==> flow/design.v <==
module state1 (nrst,clk,i1,i2,o1,o2,err);
input nrst,clk;
input i1,i2;
output reg o1,o2,err;
reg [2:0] NS;  
parameter [2:0] 
    IDLE = 3'b000,
    S1 = 3'b001,
    S2 = 3'b010,
    ERROR = 3'b100;
always @ (posedge clk or negedge nrst)
if(!nrst)
begin
    NS <= IDLE;
    {o1,o2,err} <= 3'b000;
end
else
begin
    case (NS)
    IDLE:begin
        if(~i1 && i2) begin {o1,o2,err} <= 3'b000; NS <= IDLE; end
        if(i1 && i2) begin {o1,o2,err} <= 3'b100; NS <= S1; end
        if(i1 && ~i2) begin {o1,o2,err} <= 3'b111; NS <= ERROR; end
    end
    S1:begin
        if(~i2) begin {o1,o2,err} <= 3'b100; NS <= S1; end
        if(i2&&i1) begin {o1,o2,err} <= 3'b010; NS <= S2; end
        if(i2&&(~i1)) begin {o1,o2,err} <= 3'b111; NS <= ERROR; end
    end
    S2:begin
        if(i2) begin {o1,o2,err} <= 3'b010; NS <= S2; end
        if(~i2&&i1) begin {o1,o2,err} <= 3'b000; NS <= IDLE; end
        if(~i2&&(~i1)) begin {o1,o2,err} <= 3'b111; NS <= ERROR; end
    end
    ERROR:begin
        if(i1) begin {o1,o2,err} <= 3'b111; NS <= ERROR; end
        if(~i1) begin {o1,o2,err} <= 3'b000; NS <= IDLE; end
    end
    endcase
end
endmodule
### Reports on state1

The steps from the RTL of state1 to its reports follow in flow order.
Lines are those of the file above, counted from 1.
Library cell names are shortened.
A cell with -- has no value.

| set-up | value |
|---|---|
| design top | state1 |
| clock input | clk |
| library | sky130hd |
| library corner | tt_025C_1v80 |

### After elaboration

Yosys after proc, flatten, opt, wreduce and memory -nomap, before mapping. Memory bits, and registers merged into a memory's read port (data or address), are not among the register bits. Print and check cells are not counted. Equal cells are merged and count once.

| word-level totals | value |
|---|---|
| memory cells | 0 |
| word width x clocked read ports | 0 |
| bits of input ports | 4 |
| ROM bits | 0 |
| cells after elaboration | 53 |
| bits in registers | 6 |
| bits in writable memories | 0 |
| output and inout port bits | 3 |
| bits in latches | 0 |

| operators by class | value |
|---|---|
| divide/modulo/power cells | 0 |
| equality and inequality tests | 6 |
| multiplexer cells | 34 |
| order comparisons | 0 |
| multipliers | 0 |
| shift-type cells | 0 |
| reduce/logical cells | 7 |
| add/subtract/negate cells | 0 |
| bitwise gates (word level) | 2 |

Operators by type and width:

| operator | number |
|---|---|
| two-way mux 3 bit | 10 |
| two-way mux 1 bit | 20 |
| inequality test 4 bit with constant B | 3 |
| case mux 3 bit (select 4 bit) | 1 |
| case mux 1 bit (select 4 bit) | 3 |
| logical AND 1 bit | 4 |
| AND reduction 4 bit | 1 |
| nonzero test 4 bit | 1 |
| == test 3 x 1 -> 1 bit with constant B | 1 |
| == test 3 x 2 -> 1 bit with constant B | 1 |
| == test 3 bit with constant B | 1 |
| logical NOT 3 bit | 1 |
| inverter 1 bit | 2 |

### Longest topological paths

Yosys ltp: most cells in a row. Word level: on the elaborated netlist, between registers, memories and ports. Mapped: between sequential cells and ports; inverters and the memories' decode and read muxes count.

| logic depth | value |
|---|---|
| word-level depth | 6 |
| ABC_AREA | 0 |
| gate-level depth with buffers | 4 |
| mapped depth without buffers | 3 |

### After synthesis

Yosys stat after the flow's synthesis: flattened, memories mapped to cells. It holds for the ABC_AREA given above (unset counts as 0); a run with the other value may have another netlist.
Totals and module areas in this step are rounded.

Cells by type:

| type | number | area in all (µm²) |
|---|---|---|
| dfrtp_1 | 6 | 150.144 |
| dfstp_2 | 1 | 26.275 |
| a21oi_1 | 5 | 25.024 |
| nor2b_1 | 4 | 25.024 |
| nor2_1 | 6 | 22.522 |
| o221a_1 | 2 | 22.522 |
| o32a_1 | 2 | 20.019 |
| buf_2 | 3 | 15.014 |
| nor4_2 | 1 | 12.512 |
| buf_6 | 1 | 11.261 |
| mux2_2 | 1 | 11.261 |
| mux2i_1 | 1 | 10.01 |
| o21ai_0 | 2 | 10.01 |
| a211oi_1 | 1 | 7.507 |
| a21o_1 | 1 | 7.507 |
| inv_1 | 2 | 7.507 |
| o211ai_1 | 1 | 7.507 |
| nand2b_1 | 1 | 6.256 |

Not listed: further types 4, cells in them 4.

| synthesis totals | value |
|---|---|
| area of sequential cells | 0.000176 mm² |
| buffers | 4 |
| cell area after synthesis | 0.000418 mm² |
| mapped flip-flops | 7 |
| cells in the netlist | 45 |

### Timing after synthesis

OpenSTA on the mapped netlist: ideal clock, no wires. The path of least setup slack (recovery checks aside). Input and output delay are each 20% of the period. Register names are those of the netlist, which keeps one name where synthesis merged equal registers.

| timing after synthesis | value |
|---|---|
| kind | input -> register |
| from | input i1 |
| to | register o1 |
| period | 2.36 ns |
| path buffers | 1 |
| path delay | 0.848 ns |
| library setup time | 0.125 ns |
| data arrival time | 1.195 ns |
| setup slack | 1.040 ns |
| launch time at the first pin | 0.472 ns |
| input delay | 0.472 ns |
| data required time | 2.235 ns |
| stages | 3 |
| synthesis period reached | 1.32 ns |

"path delay" is the arrival time less input delay plus setup time.
"stages" counts driving pins, that of a launching flip-flop among them; a cell with two outputs on the path counts twice.
"synthesis period reached" is the clock period less the worst setup slack; recovery checks do not enter. This is arithmetic on one report: input and output delays are still those of the set period (20% each).
The rows between start and end are the longest chain of elaborated cells between them; the timing report does not say that the signal goes this way. Where chains are equally long, one stands for them.
Each line given opens the expression or statement behind the cell; cells for indexed reads and writes are added by Yosys, which also makes memories of some case tables.

| on the way, after synthesis | value |
|---|---|
| cell sequence | buf_2 > o32a_1 > mux2_2 |
| cells in the longest elaborated chain | 6 |
| elaborated cells on any way between the ends | 18 |
| those cells by class | eq/ne (3); mux (9); logic (1); reduce/logical (5) |

RTL lines, path after synthesis:

| what | line | text |
|---|---|---|
| start: declaration | 3 | `input i1,i2;` |
| inverter 1 bit | 21 | `if(~i1 && i2) begin {o1,o2,err} <= 3'b000; NS <= IDLE; end` |
| logical AND 1 bit | 21 |  |
| two-way mux 1 bit | 21 |  |
| two-way mux 1 bit | 22 | `if(i1 && i2) begin {o1,o2,err} <= 3'b100; NS <= S1; end` |
| two-way mux 1 bit | 23 | `if(i1 && ~i2) begin {o1,o2,err} <= 3'b111; NS <= ERROR; end` |
| case mux 1 bit (select 4 bit) | 19 | `case (NS)` |
| end: declaration | 4 | `output reg o1,o2,err;` |

### Path in the finished layout

Path of least setup slack in the final report of flow run A (OpenROAD, finished layout, wires in). Where an end is a register, its clock arrival counts in the times.

| timing after layout | value |
|---|---|
| kind | input -> register |
| from | input i1 |
| to | register o1 |
| input delay | 0.54 ns |
| data arrival time | 1.97 ns |
| period | 2.68 ns |
| launch time at the first pin | 0.54 ns |
| stages | 4 |
| path buffers | 1 |
| library setup time | 0.12 ns |
| data required time | 2.79 ns |
| setup slack | 0.82 ns |

The rows between start and end are the longest chain of elaborated cells between them; the timing report does not say that the signal goes this way. Where chains are equally long, one stands for them.

| on the way, after layout | value |
|---|---|
| cell sequence | clkdlybuf4s50_1 > nor2_1 > a21oi_1 > mux2_2 |
| cells in the longest elaborated chain | 6 |
| elaborated cells on any way between the ends | 18 |
| those cells by class | eq/ne (3); mux (9); logic (1); reduce/logical (5) |

RTL lines, path after layout:

| what | line | text |
|---|---|---|
| start: declaration | 3 | `input i1,i2;` |
| inverter 1 bit | 21 | `if(~i1 && i2) begin {o1,o2,err} <= 3'b000; NS <= IDLE; end` |
| logical AND 1 bit | 21 |  |
| two-way mux 1 bit | 21 |  |
| two-way mux 1 bit | 22 | `if(i1 && i2) begin {o1,o2,err} <= 3'b100; NS <= S1; end` |
| two-way mux 1 bit | 23 | `if(i1 && ~i2) begin {o1,o2,err} <= 3'b111; NS <= ERROR; end` |
| case mux 1 bit (select 4 bit) | 19 | `case (NS)` |
| end: declaration | 4 | `output reg o1,o2,err;` |

Subject: flow runs of state1

Hi,

Top module state1; platform sky130hd; tools Yosys and OpenROAD; 2 stored runs in no particular order. Input and output delays are each 20% of the period that was set; the output load is 0.01 pF.
"total design power" rests on the timing tool's default activity at the inputs, not on a simulated workload.
The results are shown rounded.

#### Flow run A

| setting | value |
|---|---|
| period_ns | `2.68` |
| CORE_UTILIZATION | `17` |
| SETUP_SLACK_MARGIN | `0.67` |
| PLACE_DENSITY_LB_ADDON | `0.03` |
| CORE_ASPECT_RATIO | `0.55` |
| CORE_MARGIN | `7` |
| CELL_PAD_IN_SITES_DETAIL_PLACEMENT | `0` |
| TNS_END_PERCENT | `50` |
| GPL_ROUTABILITY_DRIVEN | `0` |
| CTS_CLUSTER_DIAMETER | `273` |
| CAP_MARGIN | `15` |
| SLEW_MARGIN | `0` |
| MAX_ROUTING_LAYER | `met4` |

| result | value |
|---|---|
| lowest setup slack | 0.820 ns |
| synthesis area | 0.000418 mm² |
| worst hold slack in the final report | 0.523 ns |
| standard-cell area after routing | 0.000534 mm² |
| die area | 0.00411 mm² |
| total design power | 371 µW |
| post-layout utilization | 22.8% |

#### Flow run B

| setting | value |
|---|---|
| period_ns | `1.54` |
| CORE_UTILIZATION | `71` |
| PLACE_DENSITY_LB_ADDON | `0.11` |
| HOLD_SLACK_MARGIN | `0.17` |
| CELL_PAD_IN_SITES_GLOBAL_PLACEMENT | `3` |
| ABC_AREA | `0` |
| GPL_ROUTABILITY_DRIVEN | `0` |
| CTS_CLUSTER_DIAMETER | `282` |
| CAP_MARGIN | `20` |
| SLEW_MARGIN | `10` |
| CORE_MARGIN | `2` |

Stopped before the end: floorplanning reported PDN-0185.

Regards
